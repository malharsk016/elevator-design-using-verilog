==> flow/design.v <==
`timescale 1ns / 1ps
module elevatorproject2 (
    input clk,
    input reset,
    input wire [5:0] current_floor,
    input wire [5:0] requested_floor,
    output reg [5:0] elevator_floor
);
    reg [1:0] door_open;      
    reg [1:0] state;          
    parameter FLOOR_COUNT = 50;      
    parameter STABLE = 2'b00;        
    parameter MOVE_UP = 2'b01;       
    parameter MOVE_DOWN = 2'b10;     
    always @(posedge clk or posedge reset) begin
        if (reset) begin
            elevator_floor <= 0;
            door_open <= 1'b0;
            state <= STABLE;
        end else begin
            case (state)
                STABLE: begin
                    if (current_floor != requested_floor) begin
                        elevator_floor <= current_floor;
                        if (current_floor < requested_floor)
                            state <= MOVE_UP;
                        else
                            state <= MOVE_DOWN;
                    end
                end
                MOVE_UP: begin
                    if (current_floor == requested_floor)begin
                        state <= STABLE;
								 door_open <= 1'b1; 
								 end
                    else if (current_floor < requested_floor)
                        elevator_floor <= elevator_floor + 1;
								else
								 door_open <= 1'b0;
                end
                MOVE_DOWN: begin
                    if (current_floor == requested_floor)begin
                        state <= STABLE;
								 door_open <= 1'b1;
                        end					  
                    else if (current_floor > requested_floor)
                        elevator_floor <= elevator_floor - 1;
								else
                    door_open <= 1'b0;
                end
            endcase
        end
    end
endmodule
-- From RTL to reports: elevatorproject2
The steps from the RTL of elevatorproject2 to its reports follow in flow order.
Lines are those of the file above, counted from 1.
Operators: Yosys type, input widths -> output width; for muxes data width and select width s.
Cell names lack the library's common part.
Not given: --
- top module: elevatorproject2
- clock port: clk
- library: sky130hd
- library corner: tt_025C_1v80

-- Word-level counts
Yosys after proc, flatten, opt, wreduce and memory -nomap, before mapping. Memory bits, and registers merged into a memory's read port (data or address), are not among the register bits. Print and check cells are not counted. Equal cells are merged and count once.
- noted cells after elaboration: 31
- output and inout port bits: 6
- register bits after elaboration at 8
- noted bits of input ports: 14
- magnitude comparators at 2
- noted mux-type cells: 10
- reduce/logical cells at 5
- noted equal/unequal tests: 10
- noted $add $sub $neg: 2
- operator list (operator ; count):
    $mux 6 ; 5
    $pmux 6 s3 ; 1
    $ne 2x2->1 const B ; 5
    $add 6x1->6 const B ; 1
    $sub 6x1->6 const B ; 1
    $gt 6x6->1 ; 1
    $lt 6x6->1 ; 1
    $eq 6x6->1 ; 1
    $ne 6x6->1 ; 1
    $reduce_and 6->1 ; 1
    $mux 2 ; 3
    $pmux 2 s2 ; 1
    $reduce_and 3->1 ; 1
    $reduce_bool 3->1 ; 1
    $eq 2x1->1 const B ; 1
    $ne 2x1->1 const B ; 1
    $eq 2x2->1 const B ; 1
    $logic_not 2->1 ; 1
    $reduce_or 2->1 ; 1

-- Logic depth
Yosys ltp: most cells in a row. Word level: on the elaborated netlist, between registers, memories and ports. Mapped: between sequential cells and ports; inverters and the memories' decode and read muxes count.
- depth after elaboration at 4
- ABC_AREA: 0
- noted depth in mapped cells: 9

-- Synthesis result
Yosys stat after the flow's synthesis: flattened, memories mapped to cells. It holds for the ABC_AREA given above (unset counts as 0); a run with the other value may have another netlist.
- noted buffers: 3
- noted flip-flop cells: 9
- standard cells after synthesis at 96
- chip area (Yosys) at 0.000827 mm²
- cell types (type ; count):
    dfrtp_1 ; 8
    ha_1 ; 10
    inv_1 ; 12
    a21oi_1 ; 8
    nor2_1 ; 10
    a21oi_2 ; 3
    dfstp_2 ; 1
    o21ai_0 ; 5
    a211oi_1 ; 3
    a211oi_4 ; 1
    fa_1 ; 1
    a21o_1 ; 2
    nand2_1 ; 4
    nor3b_1 ; 2
    o21a_1 ; 2
    nor2b_1 ; 2
    o211ai_2 ; 1
    and4_4 ; 1
Other cell types: 18; their cells: 20.

-- Path before layout
Path of least setup slack by OpenSTA after synthesis, without wires, with an ideal clock, recovery checks aside; 20% of the period is set as input and as output delay. Where synthesis merged equal registers, the netlist keeps one of their names.
- kind: input to register
- start point: in requested_floor[5]
- end point: reg elevator_floor[5]
- path buffers: 1
- slack: 525 ps
- noted clock period: 2410 ps
- delay of the path at 1403 ps
- noted arrival: 1814 ps
- noted setup time: 71 ps
- noted stages: 9
- synthesis period reached: 1885 ps
"delay of the path" is the arrival time less input delay plus setup time.
"stages" counts driving pins, that of a launching flip-flop among them; a cell with two outputs on the path counts twice.
"synthesis period reached" is the clock period less the worst setup slack; recovery checks do not enter. This is arithmetic on one report: input and output delays are still those of the set period (20% each).
Between the ends stands the longest chain of elaborated cells between them, by number of cells; it is not shown to be the way that was timed. Of several equally long chains one is given.
Each line given opens the expression or statement behind the cell; cells for indexed reads and writes are added by Yosys, which also makes memories of some case tables.
A register here has more assigning lines than the two given.
- cells stage by stage: inv_1 > ha_1 > and4_4 > o21ai_2 > o211ai_2 > a211oi_4 > buf_6 > nand3_2 > nand4_1
- length of the longest elaborated chain at 4
- ends and longest elaborated chain, post-synthesis (item ; line ; source):
    from (decl) ; 6 ; input wire [5:0] requested_floor,
    $gt 6x6->1 ; 46 ; else if (current_floor > requested_floor)
    $mux 6 ; 46 ;
    $mux 6 ; 42 ; if (current_floor == requested_floor)begin
    $pmux 6 s3 ; 21 ; case (state)
    to (assign) ; 24 ; elevator_floor <= current_floor;
    to (assign) ; 37 ; elevator_floor <= elevator_floor + 1;
    to (decl) ; 7 ; output reg [5:0] elevator_floor

-- Timing after layout
Path of least setup slack in the final report of flow run 1 (OpenROAD, finished layout, wires in). Where an end is a register, its clock arrival counts in the times.
The path's times are printed in steps of 10 ps; the period is the one set.
- kind: register to register
- start point: reg state
- end point: reg elevator_floor[5]
- noted arrival: 1890 ps
- noted setup time: 120 ps
- noted stages: 9
- slack: -390 ps
- path buffers: 2
- noted clock period: 1350 ps
An end named without its bit number is one bit of that signal or, where synthesis recoded a state register, one of its new flip-flops.
A register here has more assigning lines than the two given.
- cells stage by stage: dfrtp_2 > buf_6 > ha_4 > o21ai_2 > o21bai_1 > a21oi_2 > buf_4 > a31oi_1 > nand4_1
- ends and longest elaborated chain, post-layout (item ; line ; source):
    from (decl) ; 10 ; reg [1:0] state;
    from (assign) ; 19 ; state <= STABLE;
    from (assign) ; 26 ; state <= MOVE_UP;
    to (assign) ; 24 ; elevator_floor <= current_floor;
    to (assign) ; 37 ; elevator_floor <= elevator_floor + 1;
    to (decl) ; 7 ; output reg [5:0] elevator_floor
No chain of elaborated cells between the ends is given.

Hand-over note for elevatorproject2

Design elevatorproject2 on sky130hd. What follows are 2 stored runs of the flow, each under its own settings; their order means nothing. The constraints put input and output delay at 20% of the set period each and load the outputs with 0.01 pF.
"period achieved": clock period set for the run, less the worst setup slack. It is reckoned from that one timing run; input and output delays stay at 20% of the period that was set.
"total power of the final layout": no workload was simulated; the value follows from the tool's default switching activity.

Flow run 1
Settings were period_ns = 1.35; CAP_MARGIN = 20; CORE_MARGIN = 2; CORE_UTILIZATION = 40; SLEW_MARGIN = 20
- post-synthesis cell area: 0.000827 mm²
- noted the setup slack of the worst path: -388 ps
- total die area: 0.0024473 mm²
- utilization: 79.7%
- period achieved: 1,738 ps
- setup TNS: -2,069 ps
- total power of the final layout at 0.002985 W

Flow run 2
Settings were period_ns = 1.89; CORE_UTILIZATION = 41; SETUP_SLACK_MARGIN = 0.29; PLACE_DENSITY_LB_ADDON = 0.29; CORE_ASPECT_RATIO = 0.59; CELL_PAD_IN_SITES_DETAIL_PLACEMENT = 2; SLEW_MARGIN = 10; MIN_ROUTING_LAYER = met2; MAX_ROUTING_LAYER = met5; CAP_MARGIN = 20; CORE_MARGIN = 2
- stopped before the end: placement reported DPL-0033

End of note.
